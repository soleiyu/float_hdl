==> flow/design.v <==
module float_sub(
	input wire clk,
	input wire [31:0] v1,
	input wire [31:0] v2,
	output wire [31:0] vres
);
	assign vres = res;
	reg [31:0] vb;
	reg [31:0] vs;
	reg [24:0] r1;
	reg [7:0] dexp;
	reg [7:0] vexp;
	reg [22:0] vb2;
	reg [22:0] vs2;
	reg [7:0] vexp2;
	reg [24:0] vb3;
	reg [24:0] vs3;
	reg [7:0] vexp3;
	reg [24:0] r;
	reg [7:0] vexp4;
	reg [7:0] vexp5;
	reg [23:0] lzr;
	wire [4:0] lznum;
	wire [23:0] lzres;
	lzsv lzm(
		.clk(clk),
		.v(r),
		.num(lznum),
		.res(lzres)
	);
	reg [31:0] res;
	always @(posedge clk) begin
		if (v2[30:23] < v1[30:23]) begin
			vb <= v1;
			vs <= v2;
		end else if (v1[30:23] < v2[30:23]) begin
			vb <= v2;
			vs <= v1;
		end else if (v2[22:0] < v1[22:0]) begin
			vb <= v1;
			vs <= v2;
		end else begin
			vb <= v2;
			vs <= v1;
		end
		dexp <= vb[30:23] - vs[30:23];
		vexp <= vb[30:23];
		vb2 <= vb;
		vs2 <= vs;
		vexp2 <= vexp;
		vb3 <= {2'b1, vb2};
		vs3 <= {1'b0, vssf({1'b1, vs2}, dexp)};
		vexp3 <= vexp2;
		r <= vb3 - vs3;
		vexp4 <= vexp3;
		vexp5 <= vexp4 - {3'b0, lznum};
		lzr <= lzres;
		res[31] <= 1'b0;
		res[30:23] <= vexp5;
		res[22:0] <= lzr[22:0];
	end
function [23:0] vssf(input [23:0] v, input [7:0] num);
begin
  case(num)
  8'd0: vssf = v;
  8'd1: vssf = {1'b0, v[23:1]};
  8'd2: vssf = {2'b0, v[23:2]};
  8'd3: vssf = {3'b0, v[23:3]};
  8'd4: vssf = {4'b0, v[23:4]};
  8'd5: vssf = {5'b0, v[23:5]};
  8'd6: vssf = {6'b0, v[23:6]};
  8'd7: vssf = {7'b0, v[23:7]};
  8'd8: vssf = {8'b0, v[23:8]};
  8'd9: vssf = {9'b0, v[23:9]};
  8'd10: vssf = {10'b0, v[23:10]};
  8'd11: vssf = {11'b0, v[23:11]};
  8'd12: vssf = {12'b0, v[23:12]};
  8'd13: vssf = {13'b0, v[23:13]};
  8'd14: vssf = {14'b0, v[23:14]};
  8'd15: vssf = {15'b0, v[23:15]};
  8'd16: vssf = {16'b0, v[23:16]};
  8'd17: vssf = {17'b0, v[23:17]};
  8'd18: vssf = {18'b0, v[23:18]};
  8'd19: vssf = {19'b0, v[23:19]};
  8'd20: vssf = {20'b0, v[23:20]};
  8'd21: vssf = {21'b0, v[23:21]};
  8'd22: vssf = {22'b0, v[23:22]};
  8'd23: vssf = {23'b0, v[23]};
  default: vssf = 24'b0;
  endcase
end
endfunction
endmodule
module lz(
	input wire clk,
	input wire [23:0] v,
	output wire [4:0] num
);
 reg [4:0] cnum;
 assign num = cnum;
always @(posedge clk) begin
	if (v[23]) cnum <= 5'd0;
	else if (v[22]) cnum <= 5'd1;
	else if (v[21]) cnum <= 5'd2;
	else if (v[20]) cnum <= 5'd3;
	else if (v[19]) cnum <= 5'd4;
	else if (v[18]) cnum <= 5'd5;
	else if (v[17]) cnum <= 5'd6;
	else if (v[16]) cnum <= 5'd7;
	else if (v[15]) cnum <= 5'd8;
	else if (v[14]) cnum <= 5'd9;
	else if (v[13]) cnum <= 5'd10;
	else if (v[12]) cnum <= 5'd11;
	else if (v[11]) cnum <= 5'd12;
	else if (v[10]) cnum <= 5'd13;
	else if (v[ 9]) cnum <= 5'd14;
	else if (v[ 8]) cnum <= 5'd15;
	else if (v[ 7]) cnum <= 5'd16;
	else if (v[ 6]) cnum <= 5'd17;
	else if (v[ 5]) cnum <= 5'd18;
	else if (v[ 4]) cnum <= 5'd19;
	else if (v[ 3]) cnum <= 5'd20;
	else if (v[ 2]) cnum <= 5'd21;
	else if (v[ 1]) cnum <= 5'd22;
	else if (v[ 0]) cnum <= 5'd23;
	else cnum <= 5'd24;
end
endmodule
module lzv(
	input wire clk,
	input wire [23:0] v,
	output wire [23:0] res
);
 reg [23:0] cnum;
 assign res = cnum;
always @(posedge clk) begin
	if (v[23]) cnum <= v;
	else if (v[22]) cnum <= {v[22:0],  1'b0};
	else if (v[21]) cnum <= {v[21:0],  2'b0};
	else if (v[20]) cnum <= {v[20:0],  3'b0};
	else if (v[19]) cnum <= {v[19:0],  4'b0};
	else if (v[18]) cnum <= {v[18:0],  5'b0};
	else if (v[17]) cnum <= {v[17:0],  6'b0};
	else if (v[16]) cnum <= {v[16:0],  7'b0};
	else if (v[15]) cnum <= {v[15:0],  8'b0};
	else if (v[14]) cnum <= {v[14:0],  9'b0};
	else if (v[13]) cnum <= {v[13:0], 10'b0};
	else if (v[12]) cnum <= {v[12:0], 11'b0};
	else if (v[11]) cnum <= {v[11:0], 12'b0};
	else if (v[10]) cnum <= {v[10:0], 13'b0};
	else if (v[ 9]) cnum <= {v[ 9:0], 14'b0};
	else if (v[ 8]) cnum <= {v[ 8:0], 15'b0};
	else if (v[ 7]) cnum <= {v[ 7:0], 16'b0};
	else if (v[ 6]) cnum <= {v[ 6:0], 17'b0};
	else if (v[ 5]) cnum <= {v[ 5:0], 18'b0};
	else if (v[ 4]) cnum <= {v[ 4:0], 19'b0};
	else if (v[ 3]) cnum <= {v[ 3:0], 20'b0};
	else if (v[ 2]) cnum <= {v[ 2:0], 21'b0};
	else if (v[ 1]) cnum <= {v[ 1:0], 22'b0};
	else cnum <=24'h800_000;
end
endmodule
module lzsv(
	input wire clk,
	input wire [23:0] v,
	output wire [4:0] num,
	output wire [23:0] res
);
 reg [28:0] cnum;
 assign num = cnum[28:24];
 assign res = cnum[23:0];
always @(posedge clk) begin
	if (v[23]) cnum <= {5'd0, v};
	else if (v[22]) cnum <= {5'd1, v[22:0],  1'b0};
	else if (v[21]) cnum <= {5'd2, v[21:0],  2'b0};
	else if (v[20]) cnum <= {5'd3, v[20:0],  3'b0};
	else if (v[19]) cnum <= {5'd4, v[19:0],  4'b0};
	else if (v[18]) cnum <= {5'd5, v[18:0],  5'b0};
	else if (v[17]) cnum <= {5'd6, v[17:0],  6'b0};
	else if (v[16]) cnum <= {5'd7, v[16:0],  7'b0};
	else if (v[15]) cnum <= {5'd8, v[15:0],  8'b0};
	else if (v[14]) cnum <= {5'd9, v[14:0],  9'b0};
	else if (v[13]) cnum <= {5'd10, v[13:0], 10'b0};
	else if (v[12]) cnum <= {5'd11, v[12:0], 11'b0};
	else if (v[11]) cnum <= {5'd12, v[11:0], 12'b0};
	else if (v[10]) cnum <= {5'd13, v[10:0], 13'b0};
	else if (v[ 9]) cnum <= {5'd14, v[ 9:0], 14'b0};
	else if (v[ 8]) cnum <= {5'd15, v[ 8:0], 15'b0};
	else if (v[ 7]) cnum <= {5'd16, v[ 7:0], 16'b0};
	else if (v[ 6]) cnum <= {5'd17, v[ 6:0], 17'b0};
	else if (v[ 5]) cnum <= {5'd18, v[ 5:0], 18'b0};
	else if (v[ 4]) cnum <= {5'd19, v[ 4:0], 19'b0};
	else if (v[ 3]) cnum <= {5'd20, v[ 3:0], 20'b0};
	else if (v[ 2]) cnum <= {5'd21, v[ 2:0], 21'b0};
	else if (v[ 1]) cnum <= {5'd22, v[ 1:0], 22'b0};
	else if (v[ 0]) cnum <= {5'd23, 24'h800_000};
	else cnum <= {5'd24, 24'd0};
end
endmodule
From RTL to reports: float_sub
The steps from the RTL of float_sub to its reports follow in flow order.
Lines are those of the file above, counted from 1.
Operators carry their Yosys type and port widths (W data, S select, Z words).
Library cell names are shortened.
A cell with - has no value.
- top: float_sub
- clock: clk
- cell library: sky130hd
- timing corner: tt_025C_1v80

Word level
Counts by Yosys on the flattened word-level netlist (proc, flatten, opt, wreduce; memories kept). Register bits leave out memories and registers merged into their read ports (data or address). Print and check cells are left out. Cells with the same type and inputs are merged into one.
- noted flip-flop bits (word level): 309
- input bits: 65
- noted output and inout port bits: 32
- word-level cells at 86
- noted add/subtract/negate cells: 3
- order comparisons: 3
- eq/ne operators at 23
- multiplexer cells at 31
- reductions and logical operators at 5
- operator list (operator ; number):
    $pmux W24 S24 ; 1
    $mux W28 ; 10
    $mux W31 ; 6
    $mux W29 ; 6
    $mux W27 ; 4
    $eq A8 B4 Y1 const B ; 8
    $eq A8 B5 Y1 const B ; 8
    $mux W26 ; 2
    $eq A8 B3 Y1 const B ; 4
    $mux W25 ; 1
    $sub A24 B24 Y24 ; 1
    $lt A23 B23 Y1 ; 1
    $mux W23 ; 1
    $reduce_or A16 Y1 ; 1
    $eq A8 B2 Y1 const B ; 2
    $lt A8 B8 Y1 ; 2
    $eq A8 B1 Y1 const B ; 1
    $sub A8 B5 Y8 ; 1
    $sub A8 B8 Y8 ; 1
    $logic_not A8 Y1 ; 1
    $reduce_or A8 Y1 ; 1
    $reduce_or A4 Y1 ; 1
    $reduce_or A2 Y1 ; 1

Logic depth
Longest topological path by Yosys (ltp), each cell counted once; first at word level (registers and memories cut), then after technology mapping (sequential cells cut; the memories' decode and read muxes count).
- depth after elaboration at 24
- ABC_AREA at 0
- mapped depth: 11
- mapped depth without buffers at 11

Netlist
Yosys stat after the flow's synthesis: flattened, memories mapped to cells. It holds for the ABC_AREA given above (unset counts as 0); a run with the other value may have another netlist.
- cell count at 1557
- noted chip area (Yosys): 14061.0 um^2
- noted sequential part of the area: 6185.9 um^2
- flip-flop cells at 309
- noted buffers: 127
- cell types (type ; number ; area in all (um^2)):
    dfxtp_1 ; 309 ; 6.19E+03
    ha_1 ; 65 ; 813.28
    a21oi_1 ; 157 ; 785.754
    mux2_2 ; 48 ; 540.518
    nand2_1 ; 123 ; 461.693
    o21ai_0 ; 80 ; 400.384
    clkbuf_1 ; 95 ; 356.592
    inv_1 ; 93 ; 349.085
    nor2_1 ; 87 ; 326.563
    a211oi_1 ; 31 ; 232.723
    a221oi_1 ; 25 ; 218.96
    a22oi_1 ; 29 ; 217.709
    a31oi_1 ; 28 ; 175.168
    nor3_1 ; 32 ; 160.154
    xnor2_1 ; 18 ; 157.651
    mux2_4 ; 10 ; 150.144
    o31ai_1 ; 19 ; 142.637
    a21o_1 ; 18 ; 135.13
Not listed: further types 62, cells in them 290.
By module: a second synthesis without flattening, with its own total; a netlist apart from the flattened one above.
- noted cell total of the unflattened synthesis: 1594
- area (unflattened synthesis): 14652.8 um^2
Rows give one instance, submodules left out.
- by module (module ; instances ; cells ; area (um^2) ; seq. area (um^2)):
    float_sub ; 1 ; 1117 ; 11315.9 ; 5625.4
    lzsv ; 1 ; 477 ; 3337.0 ; 580.6

Worst setup path after synthesis
Source: OpenSTA report_checks on the synthesized netlist (no wires, ideal clock, input and output delay 20% of the period each), path of least setup slack; recovery checks are left aside. Register names are those of the netlist, which keeps one name where synthesis merged equal registers.
- path kind: input port to flip-flop
- start: in v1[16]
- end: reg vb[0]
- clock period: 2850 ps
- noted external input delay: 570 ps
- library setup time: 121 ps
- time at the first pin at 570 ps
- arrival: 2639 ps
- required time: 2729 ps
- noted path slack: 89 ps
- delay of the path at 2190 ps
- noted driving pins on the path: 11
- path buffers: 1
- period reached after synthesis at 2761 ps
"delay of the path" is the arrival time less input delay plus setup time.
"driving pins on the path" counts driving pins, that of a launching flip-flop among them; a cell with two outputs on the path counts twice.
"period reached after synthesis" is the clock period less the worst setup slack; recovery checks do not enter. This is arithmetic on one report: input and output delays are still those of the set period (20% each).
The rows between start and end are the longest chain of elaborated cells between them; the timing report does not say that the signal goes this way. Where chains are equally long, one stands for them.
A line is the first line of the expression or statement that the cell stems from. Yosys adds cells for indexed reads and writes and turns some case tables into memories.
A register here has more assigning lines than the two given.
- path through: inv_1 ha_1 a21o_1 a21o_1 a21oi_1 nor2_1 a211oi_2 o21ai_0 a41oi_4 buf_6 mux2_4
- noted cells in the longest elaborated chain: 4
- noted elaborated cells between the ends (all ways): 4
- noted source lines of those cells: 3
- classes of those cells: compare (1); mux (3)
- ends and longest elaborated chain, after synthesis (item ; RTL line ; RTL):
    start, declared ; 3 ; input wire [31:0] v1,
    $lt A23 B23 Y1 ; 39 ; end else if (v2[22:0] < v1[22:0]) begin
    $mux W31 ; 39 ;
    $mux W31 ; 36 ; end else if (v1[30:23] < v2[30:23]) begin
    $mux W31 ; 33 ; if (v2[30:23] < v1[30:23]) begin
    end, assigned ; 34 ; vb <= v1;
    end, assigned ; 37 ; vb <= v2;

Path in the finished layout
From the final timing report of record 1: the path of least setup slack in the routed layout; clock arrival at registers is part of the times.
The path's times are printed in steps of 10 ps; the period is the one set.
- path kind: input port to flip-flop
- start: in v2[16]
- end: reg vs[14]
- clock period: 2940 ps
- noted external input delay: 590 ps
- library setup time: 110 ps
- time at the first pin at 590 ps
- arrival: 3340 ps
- required time: 3380 ps
- noted path slack: 40 ps
- noted driving pins on the path: 13
- path buffers: 4
The rows between start and end are the longest chain of elaborated cells between them; the timing report does not say that the signal goes this way. Where chains are equally long, one stands for them.
A register here has more assigning lines than the two given.
- path through: clkdlybuf4s50_1 ha_1 a21o_1 a21o_1 a21oi_2 buf_6 nor2_1 a211oi_2 o2111ai_2 a41oi_4 buf_6 clkbuf_16 mux2_2
- noted cells in the longest elaborated chain: 4
- noted elaborated cells between the ends (all ways): 4
- noted source lines of those cells: 3
- classes of those cells: compare (1); mux (3)
- ends and longest elaborated chain, post-layout (item ; RTL line ; RTL):
    start, declared ; 4 ; input wire [31:0] v2,
    $lt A23 B23 Y1 ; 39 ; end else if (v2[22:0] < v1[22:0]) begin
    $mux W31 ; 39 ;
    $mux W31 ; 36 ; end else if (v1[30:23] < v2[30:23]) begin
    $mux W31 ; 33 ; if (v2[30:23] < v1[30:23]) begin
    end, assigned ; 35 ; vs <= v2;
    end, assigned ; 38 ; vs <= v1;

FLOW RESULTS
============

Top module float_sub; platform sky130hd; tools Yosys and OpenROAD; 2 stored runs in no particular order. Input and output delays are each 20% of the period that was set; the output load is 0.01 pF.
By "clock period reached" is meant the clock period of the run minus its worst setup slack. This is arithmetic on one report: input and output delays are still those of the set period (20% each).
"allowed time less slack (worst setup path)" = time allowed to the worst setup path (clock period - input delay - output delay, where it has them) - its slack; a late launch clock adds to it, a late capture clock takes from it.
"power consumption" is the tool's figure for a default switching activity; nothing was simulated.
"allowed time less slack (worst setup path)" is known to 10 ps.

Record 1
Settings were period_ns = 2.94; CORE_UTILIZATION = 31; SETUP_SLACK_MARGIN = -0.1; PLACE_DENSITY_LB_ADDON = 0.2; CELL_PAD_IN_SITES_DETAIL_PLACEMENT = 0; TNS_END_PERCENT = 60; ABC_AREA = 0; GPL_TIMING_DRIVEN = 1; CAP_MARGIN = 10; CORE_MARGIN = 2; SLEW_MARGIN = 20
- utilization after routing: 39.4 %
- noted the smallest hold slack: 310 ps
- synthesis area: 14061.0 um^2
- clock period reached at 2896 ps
- allowed time less slack (worst setup path): 2310 ps
- kind of the worst setup path: input port to flip-flop
- noted the worst setup slack after layout: 44 ps
- noted the power consumption: 17688 µW
- setup total negative slack: 0 ps
- full die area: 47078.2 um^2
- noted the standard-cell area after routing: 17752.0 um^2

Record 2
Settings were period_ns = 2.76; CORE_UTILIZATION = 45; SETUP_SLACK_MARGIN = 0.56; PLACE_DENSITY_LB_ADDON = 0.28; CORE_ASPECT_RATIO = 1.66; CORE_MARGIN = 8; CELL_PAD_IN_SITES_GLOBAL_PLACEMENT = 0; TNS_END_PERCENT = 30; GPL_TIMING_DRIVEN = 0; CTS_CLUSTER_DIAMETER = 292; MAX_ROUTING_LAYER = met4; CAP_MARGIN = 20; SLEW_MARGIN = 20
- utilization after routing: 58.8 %
- noted the smallest hold slack: 233 ps
- synthesis area: 14061.0 um^2
- clock period reached at 2628 ps
- allowed time less slack (worst setup path): 2630 ps
- kind of the worst setup path: flip-flop to flip-flop
- noted the worst setup slack after layout: 132 ps
- noted the power consumption: 19724 µW
- setup total negative slack: 0 ps
- full die area: 37340.5 um^2
- noted the standard-cell area after routing: 18147.4 um^2
